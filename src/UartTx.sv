==> flow/design.v <==
parameter Memory_Clock = 75;
parameter PSRAM_WIDTH = 8;
parameter DQ_WIDTH = 16;
parameter ADDR_WIDTH = 21;
parameter Burst_Length  = "16_Bytes";
parameter burst_num = 4;
parameter Fixed_Latency_Enable = "Fixed";
parameter Initial_Latency = 6;
parameter Drive_Strength = 50;
parameter Deep_Power_Down = "OFF";
parameter Hybrid_Sleep_Mode = "OFF";
parameter Refresh_Rate = "normal";
parameter PASR = "full";
parameter shift_delay = 0;
`timescale 100ps / 100ps
`default_nettype none
module UartTx #(
    parameter CLK_FREQ  = 66_000_000,
    parameter BAUD_RATE = 9600
) (
    input wire rst_n,
    input wire clk,
    input wire [7:0] data,   
    input  wire go,
    output reg  tx,   
    output reg  bsy   
);
  localparam BIT_TIME = CLK_FREQ / BAUD_RATE;
  localparam STATE_IDLE = 0;
  localparam STATE_START_BIT = 1;
  localparam STATE_DATA_BITS = 2;
  localparam STATE_STOP_BIT = 3;
  localparam STATE_WAIT_GO_LOW = 4;
  reg [$clog2(5)-1:0] state;
  reg [$clog2(9)-1:0] bit_count;
  reg [(BIT_TIME == 1 ? 1 : $clog2(BIT_TIME))-1:0] bit_time_counter;
  always_ff @(negedge clk, negedge rst_n) begin
    if (!rst_n) begin
      state <= STATE_IDLE;
      bit_count <= 0;
      bit_time_counter <= 0;
      tx <= 1;
      bsy <= 0;
    end else begin
      case (state)
        STATE_IDLE: begin
          if (go) begin
            bsy <= 1;
            bit_time_counter <= BIT_TIME - 1;  
            tx <= 0;   
            state <= STATE_START_BIT;
          end
        end
        STATE_START_BIT: begin
          if (bit_time_counter == 0) begin
            bit_time_counter <= BIT_TIME - 1;  
            tx <= data[0];   
            bit_count <= 1;   
            state <= STATE_DATA_BITS;
          end else begin
            bit_time_counter <= bit_time_counter - 1;
          end
        end
        STATE_DATA_BITS: begin
          if (bit_time_counter == 0) begin
            tx <= data[bit_count];
            bit_time_counter <= BIT_TIME - 1;  
            bit_count <= bit_count + 1;
            if (bit_count == 8) begin
              bit_count <= 0;
              tx <= 1;   
              state <= STATE_STOP_BIT;
            end
          end else begin
            bit_time_counter <= bit_time_counter - 1;
          end
        end
        STATE_STOP_BIT: begin
          if (bit_time_counter == 0) begin
            bsy   <= 0;
            state <= STATE_WAIT_GO_LOW;
          end else begin
            bit_time_counter <= bit_time_counter - 1;
          end
        end
        STATE_WAIT_GO_LOW: begin
          if (!go) begin   
            state <= STATE_IDLE;
          end
        end
      endcase
    end
  end
endmodule
`default_nettype wire
# --- Step by step through the tools: UartTx ---
# Tool output for the design above, in the order of the flow.
# Lines are those of the file above, counted from 1.
# Operators: Yosys type, input widths -> output width; for muxes data width and select width s.
setup:
  top: "UartTx"
  clock: "clk"
  lib: "sky130hd"
  corner: "tt_025C_1v80"

# --- Word level ---
# Counts by Yosys on the flattened word-level netlist (proc, flatten, opt, wreduce; memories kept). Register bits leave out memories and registers merged into their read ports (data or address). Print and check cells are left out.
word_totals:
  reg_bits: 22
  input_bits: 11
  output_inout_bits: 2
  word_cells: 56
classes:
  add_sub_neg: 2
  equal: 12
  n_shift: 1
  mux: 23
  n_reduce_logical: 13
ops:
  columns: ["operator", "count"]
  rows:
  - ["$pmux 13 s3", 1]
  - ["$mux 13", 3]
  - ["$mux 3", 6]
  - ["$pmux 3 s5", 1]
  - ["$ne 2x2->1 const B", 7]
  - ["$sub 13x1->13 const B", 1]
  - ["$logic_not 13->1", 1]
  - ["$mux 4", 3]
  - ["$reduce_and 3->1", 3]
  - ["$shiftx 8x4->1", 1]
  - ["$pmux 4 s2", 1]
  - ["$reduce_and 7->1", 1]
  - ["$eq 3x2->1 const B", 2]
  - ["$mux 1", 6]
  - ["$reduce_bool 5->1", 1]
  - ["$reduce_bool 2->1", 2]
  - ["$add 4x1->4 const B", 1]
  - ["$eq 4x4->1 const B", 1]
  - ["$reduce_and 4->1", 1]
  - ["$reduce_bool 4->1", 1]
  - ["$eq 3x1->1 const B", 1]
  - ["$eq 3x3->1 const B", 1]
  - ["$logic_not 3->1", 1]
  - ["$reduce_bool 3->1", 1]
  - ["$pmux 1 s3", 1]
  - ["$reduce_or 2->1", 1]
  - ["$pmux 1 s2", 1]

# --- Logic depth ---
# Depth = most cells in a row (Yosys ltp): at word level without a register or memory, in the mapped netlist without a sequential cell, where the memories' decode and read muxes count.
depth:
  depth_word: 4
  ABC_AREA: 0
  mapped_depth: 8
  mapped_depth_nobuf: 6

# --- Mapped cells and area ---
# Yosys stat after the flow's synthesis: flattened, memories mapped to cells. It holds for the ABC_AREA given above (unset counts as 0); a run with the other value may have another netlist.
mapped:
  stdcells: 145
  yosys_area_mm2: 0.0014739
  seq_area_mm2: 0.0006031
  ff_cells: 24
  buf_cells: 6
by_type:
  columns: ["cell_type", "count", "area_total_um2"]
  rows:
  - ["sky130_fd_sc_hd__dfrtn_1", 22, 550.528]
  - ["sky130_fd_sc_hd__o31ai_1", 9, 67.565]
  - ["sky130_fd_sc_hd__or4_1", 8, 60.058]
  - ["sky130_fd_sc_hd__dfstp_2", 2, 52.55]
  - ["sky130_fd_sc_hd__ha_1", 4, 50.048]
  - ["sky130_fd_sc_hd__nand3_1", 10, 50.048]
  - ["sky130_fd_sc_hd__nor4_4", 2, 42.541]
  - ["sky130_fd_sc_hd__mux2i_1", 4, 40.038]
  - ["sky130_fd_sc_hd__a21oi_1", 7, 35.034]
  - ["sky130_fd_sc_hd__nor2_1", 8, 30.029]
  - ["sky130_fd_sc_hd__a2111oi_4", 1, 27.526]
  - ["sky130_fd_sc_hd__a22o_1", 3, 26.275]
  - ["sky130_fd_sc_hd__nand4_1", 4, 25.024]
  - ["sky130_fd_sc_hd__or3_1", 4, 25.024]
  - ["sky130_fd_sc_hd__nor4b_4", 1, 23.773]
  - ["sky130_fd_sc_hd__inv_1", 6, 22.522]
  - ["sky130_fd_sc_hd__mux4_2", 1, 22.522]
  - ["sky130_fd_sc_hd__nand2_1", 6, 22.522]
# Other cell types: 30; their cells: 43.

# Below are 2 stored runs of the flow (Yosys, OpenROAD; platform sky130hd) on UartTx, each with its settings and what was measured, unordered. Constraints: input delay and output delay 20% of the set period each, output load 0.01 pF.
# "total_power_mw" is the tool's figure for a default switching activity; nothing was simulated.
runs:
  - name: "job 1"
    settings:
      period_ns: 2.8
      CORE_UTILIZATION: 50
      PLACE_DENSITY: 0.69
      CELL_PAD_IN_SITES_GLOBAL_PLACEMENT: 0
      CTS_CLUSTER_DIAMETER: 225
      SLEW_MARGIN: 25
      MAX_ROUTING_LAYER: "met4"
      CAP_MARGIN: 20
      CORE_MARGIN: 2
    results:
      synth_area_mm2: 0.0014739
      die_footprint_mm2: 0.0033983
      stdcell_area_mm2: 0.0017254
      finish.utilization_pct: 62.0
      ws_setup_ps: -154
      tns_ps: -191
      fin_hold_ws_ps: 432
      total_power_mw: 0.7387
  - name: "job 2"
    settings:
      period_ns: 4.41
      CAP_MARGIN: 20
      CORE_MARGIN: 2
      CORE_UTILIZATION: 40
      SLEW_MARGIN: 20
    results:
      synth_area_mm2: 0.0014739
      die_footprint_mm2: 0.0041861
      stdcell_area_mm2: 0.0017104
      finish.utilization_pct: 47.4
      ws_setup_ps: 67
      tns_ps: 0
      fin_hold_ws_ps: 432
      total_power_mw: 0.4937
